==> flow/design.v <==
module LDED(  
    input clk,
    input rst,
    input in_valid,
    input [16-1:0] FO,
    output out_valid,
    output reg [4-1:0] LE_Addr
);
reg [16-1:0] Temp_Reg, TR_nxt;
assign out_valid = |Temp_Reg;
always@(posedge clk or posedge rst) begin
    if(rst) begin
        Temp_Reg <= 0;
    end
    else begin
        if(in_valid) begin
            Temp_Reg <= FO;
        end
        else begin
            Temp_Reg <= TR_nxt;
        end
    end
end
always@(*) begin
    TR_nxt = Temp_Reg;
    casez(Temp_Reg)
        16'b????_????_????_???1: begin LE_Addr = 0;	    TR_nxt[0]	= 0; end
        16'b????_????_????_??10: begin LE_Addr = 1;	    TR_nxt[1]	= 0; end
        16'b????_????_????_?100: begin LE_Addr = 2;	    TR_nxt[2]	= 0; end
        16'b????_????_????_1000: begin LE_Addr = 3;	    TR_nxt[3]	= 0; end
        16'b????_????_???1_0000: begin LE_Addr = 4;	    TR_nxt[4]	= 0; end
        16'b????_????_??10_0000: begin LE_Addr = 5;	    TR_nxt[5]	= 0; end
        16'b????_????_?100_0000: begin LE_Addr = 6;	    TR_nxt[6]	= 0; end
        16'b????_????_1000_0000: begin LE_Addr = 7;	    TR_nxt[7]	= 0; end
        16'b????_???1_0000_0000: begin LE_Addr = 8;	    TR_nxt[8]	= 0; end
        16'b????_??10_0000_0000: begin LE_Addr = 9;	    TR_nxt[9]	= 0; end
        16'b????_?100_0000_0000: begin LE_Addr = 10;	TR_nxt[10]	= 0; end
        16'b????_1000_0000_0000: begin LE_Addr = 11;	TR_nxt[11]	= 0; end
        16'b???1_0000_0000_0000: begin LE_Addr = 12;	TR_nxt[12]	= 0; end
        16'b??10_0000_0000_0000: begin LE_Addr = 13;	TR_nxt[13]	= 0; end
        16'b?100_0000_0000_0000: begin LE_Addr = 14;	TR_nxt[14]	= 0; end
        16'b1000_0000_0000_0000: begin LE_Addr = 15;	TR_nxt[15]	= 0; end
        default: begin LE_Addr = 0;	TR_nxt	= 0; end
    endcase
end
endmodule
### Step by step through the tools: LDED

Tool output for the design above, in the order of the flow.
Line numbers count from 1 in the design file above.
Operators: Yosys type, input widths -> output width; for muxes data width and select width s.
Library cell names are shortened.
The mark - stands for no value.

| set-up | value |
|---|---|
| top | LDED |
| clock input | clk |
| standard-cell library | sky130hd |
| timing corner | tt_025C_1v80 |

### Word-level counts

Counts by Yosys on the flattened word-level netlist (proc, flatten, opt, wreduce; memories kept). Register bits leave out memories and registers merged into their read ports (data or address). Print and check cells are left out. Cells with the same type and inputs are merged into one.

| bit counts | value |
|---|---|
| register bits | 16 |
| output and inout port bits | 5 |

| operators by class | value |
|---|---|
| equality and inequality tests | 31 |
| multiplexer cells | 18 |
| reduce/logical cells | 17 |

Operator list:

| operator | number |
|---|---|
| $reduce_or 15->1 | 16 |
| $pmux 4 s15 | 1 |
| $ne 2x1->1 const B | 16 |
| $eq 16x16->1 const B | 1 |
| $reduce_or 16->1 | 1 |
| $mux 16 | 1 |
| $mux 1 | 16 |
| $eq 15x15->1 const B | 1 |
| $eq 14x14->1 const B | 1 |
| $eq 13x13->1 const B | 1 |
| $eq 12x12->1 const B | 1 |
| $eq 11x11->1 const B | 1 |
| $eq 10x10->1 const B | 1 |
| $eq 9x9->1 const B | 1 |
| $eq 8x8->1 const B | 1 |
| $eq 7x7->1 const B | 1 |
| $eq 6x6->1 const B | 1 |
| $eq 5x5->1 const B | 1 |
| $eq 4x4->1 const B | 1 |
| $eq 3x3->1 const B | 1 |
| $eq 2x2->1 const B | 1 |

### Logic depth

Longest topological path by Yosys (ltp), each cell counted once; first at word level (registers and memories cut), then after technology mapping (sequential cells cut; the memories' decode and read muxes count).

| logic depth | value |
|---|---|
| word-level depth | 4 |
| ABC_AREA | 0 |
| mapped depth | 5 |
| gate-level depth less buffers | 4 |

### After synthesis

The flow's flattened synthesis, as Yosys stat reports it; memories are mapped. The netlist is that of the ABC_AREA named above (0 if unset); the other value can give another one.
The area totals of this step are shown rounded.

| mapped netlist | value |
|---|---|
| standard cells after synthesis | 111 |
| cell area after synthesis | 962.2 um^2 |
| sequential part of the area | 400.4 um^2 |
| flip-flop cells | 16 |

Cell types:

| cell | number |
|---|---|
| dfrtp_1 | 16 |
| o21ai_0 | 18 |
| nand2_1 | 16 |
| mux2i_1 | 5 |
| nor4_1 | 5 |
| a21oi_1 | 6 |
| nor2_1 | 8 |
| or4_1 | 4 |
| a2111oi_4 | 1 |
| nand4_1 | 3 |
| inv_1 | 4 |
| nor2b_1 | 2 |
| nor4_2 | 1 |
| clkbuf_1 | 3 |
| o41a_1 | 1 |
| or4_4 | 1 |
| a2111oi_0 | 1 |
| a211o_1 | 1 |

Not listed: further types 15, cells in them 15.

### Path before layout

OpenSTA on the mapped netlist: ideal clock, no wires. The path of least setup slack (recovery checks aside). Input and output delay are each 20% of the period. Register names are those of the netlist, which keeps one name where synthesis merged equal registers.

| timing path after synthesis | value |
|---|---|
| path kind | reg2out |
| start | reg Temp_Reg[0] |
| end | out LE_Addr[0] |
| period | 2,560 ps |
| output delay | 512 ps |
| data arrival time | 1,695 ps |
| data required time | 2,048 ps |
| setup slack | 353 ps |
| delay of the path | 1,695 ps |
| driving pins on the path | 5 |
| path buffers | 0 |
| period reached after synthesis | 2,207 ps |

"delay of the path" = arrival - input delay + setup time.
A path that ends at an output port has no setup time.
"driving pins on the path": output pins that drive a net of the path, with the launching flip-flop's if there is one; two outputs of one cell count as two.
"period reached after synthesis" = period - worst setup slack (recovery checks aside). The figure is calculated, with input and output delays left at 20% of the set period.
Between the ends stands the longest chain of elaborated cells between them, by number of cells; it is not shown to be the way that was timed. Of several equally long chains one is given.
Each line given opens the expression or statement behind the cell; cells for indexed reads and writes are added by Yosys, which also makes memories of some case tables.
A register here has more assigning lines than the two given.

| on the way, after synthesis | value |
|---|---|
| cells stage by stage | dfrtp_1 nor4_1 nand4_1 or3b_1 nand4_1 |
| cells in the longest elaborated chain | 2 |

RTL lines, path after synthesis:

| item | RTL line | source |
|---|---|---|
| start, declared | 9 | `reg [16-1:0] Temp_Reg, TR_nxt;` |
| start, assigned | 13 | `Temp_Reg <= 0;` |
| start, assigned | 20 | `Temp_Reg <= TR_nxt;` |
| $eq 16x16->1 | 26 | `casez(Temp_Reg)` |
| $pmux 4 s15 | 26 |  |
| end, declared | 7 | `output reg [4-1:0] LE_Addr` |

==> runs of LDED <==
module LDED, platform sky130hd, 2 stored runs of the flow under differing settings, order arbitrary. Input and output delays are each 20% of the period that was set; the output load is 0.01 pF.

#### Record 1

| setting | value |
|---|---|
| period_ns | `2.51` |
| CORE_UTILIZATION | `69` |
| CAP_MARGIN | `20` |
| CORE_MARGIN | `2` |
| SLEW_MARGIN | `20` |

Not finished: placement ended with error GPL-0301.

#### Record 2

| setting | value |
|---|---|
| period_ns | `3.79` |
| CORE_UTILIZATION | `72` |
| PLACE_DENSITY_LB_ADDON | `0.14` |
| HOLD_SLACK_MARGIN | `0.1` |
| CORE_ASPECT_RATIO | `0.72` |
| CELL_PAD_IN_SITES_DETAIL_PLACEMENT | `1` |
| TNS_END_PERCENT | `45` |
| ABC_AREA | `1` |
| GPL_TIMING_DRIVEN | `1` |
| GPL_ROUTABILITY_DRIVEN | `1` |
| SLEW_MARGIN | `0` |
| MAX_ROUTING_LAYER | `met5` |
| CAP_MARGIN | `20` |
| CORE_MARGIN | `2` |

Not finished: placement ended with error FLW-0024.
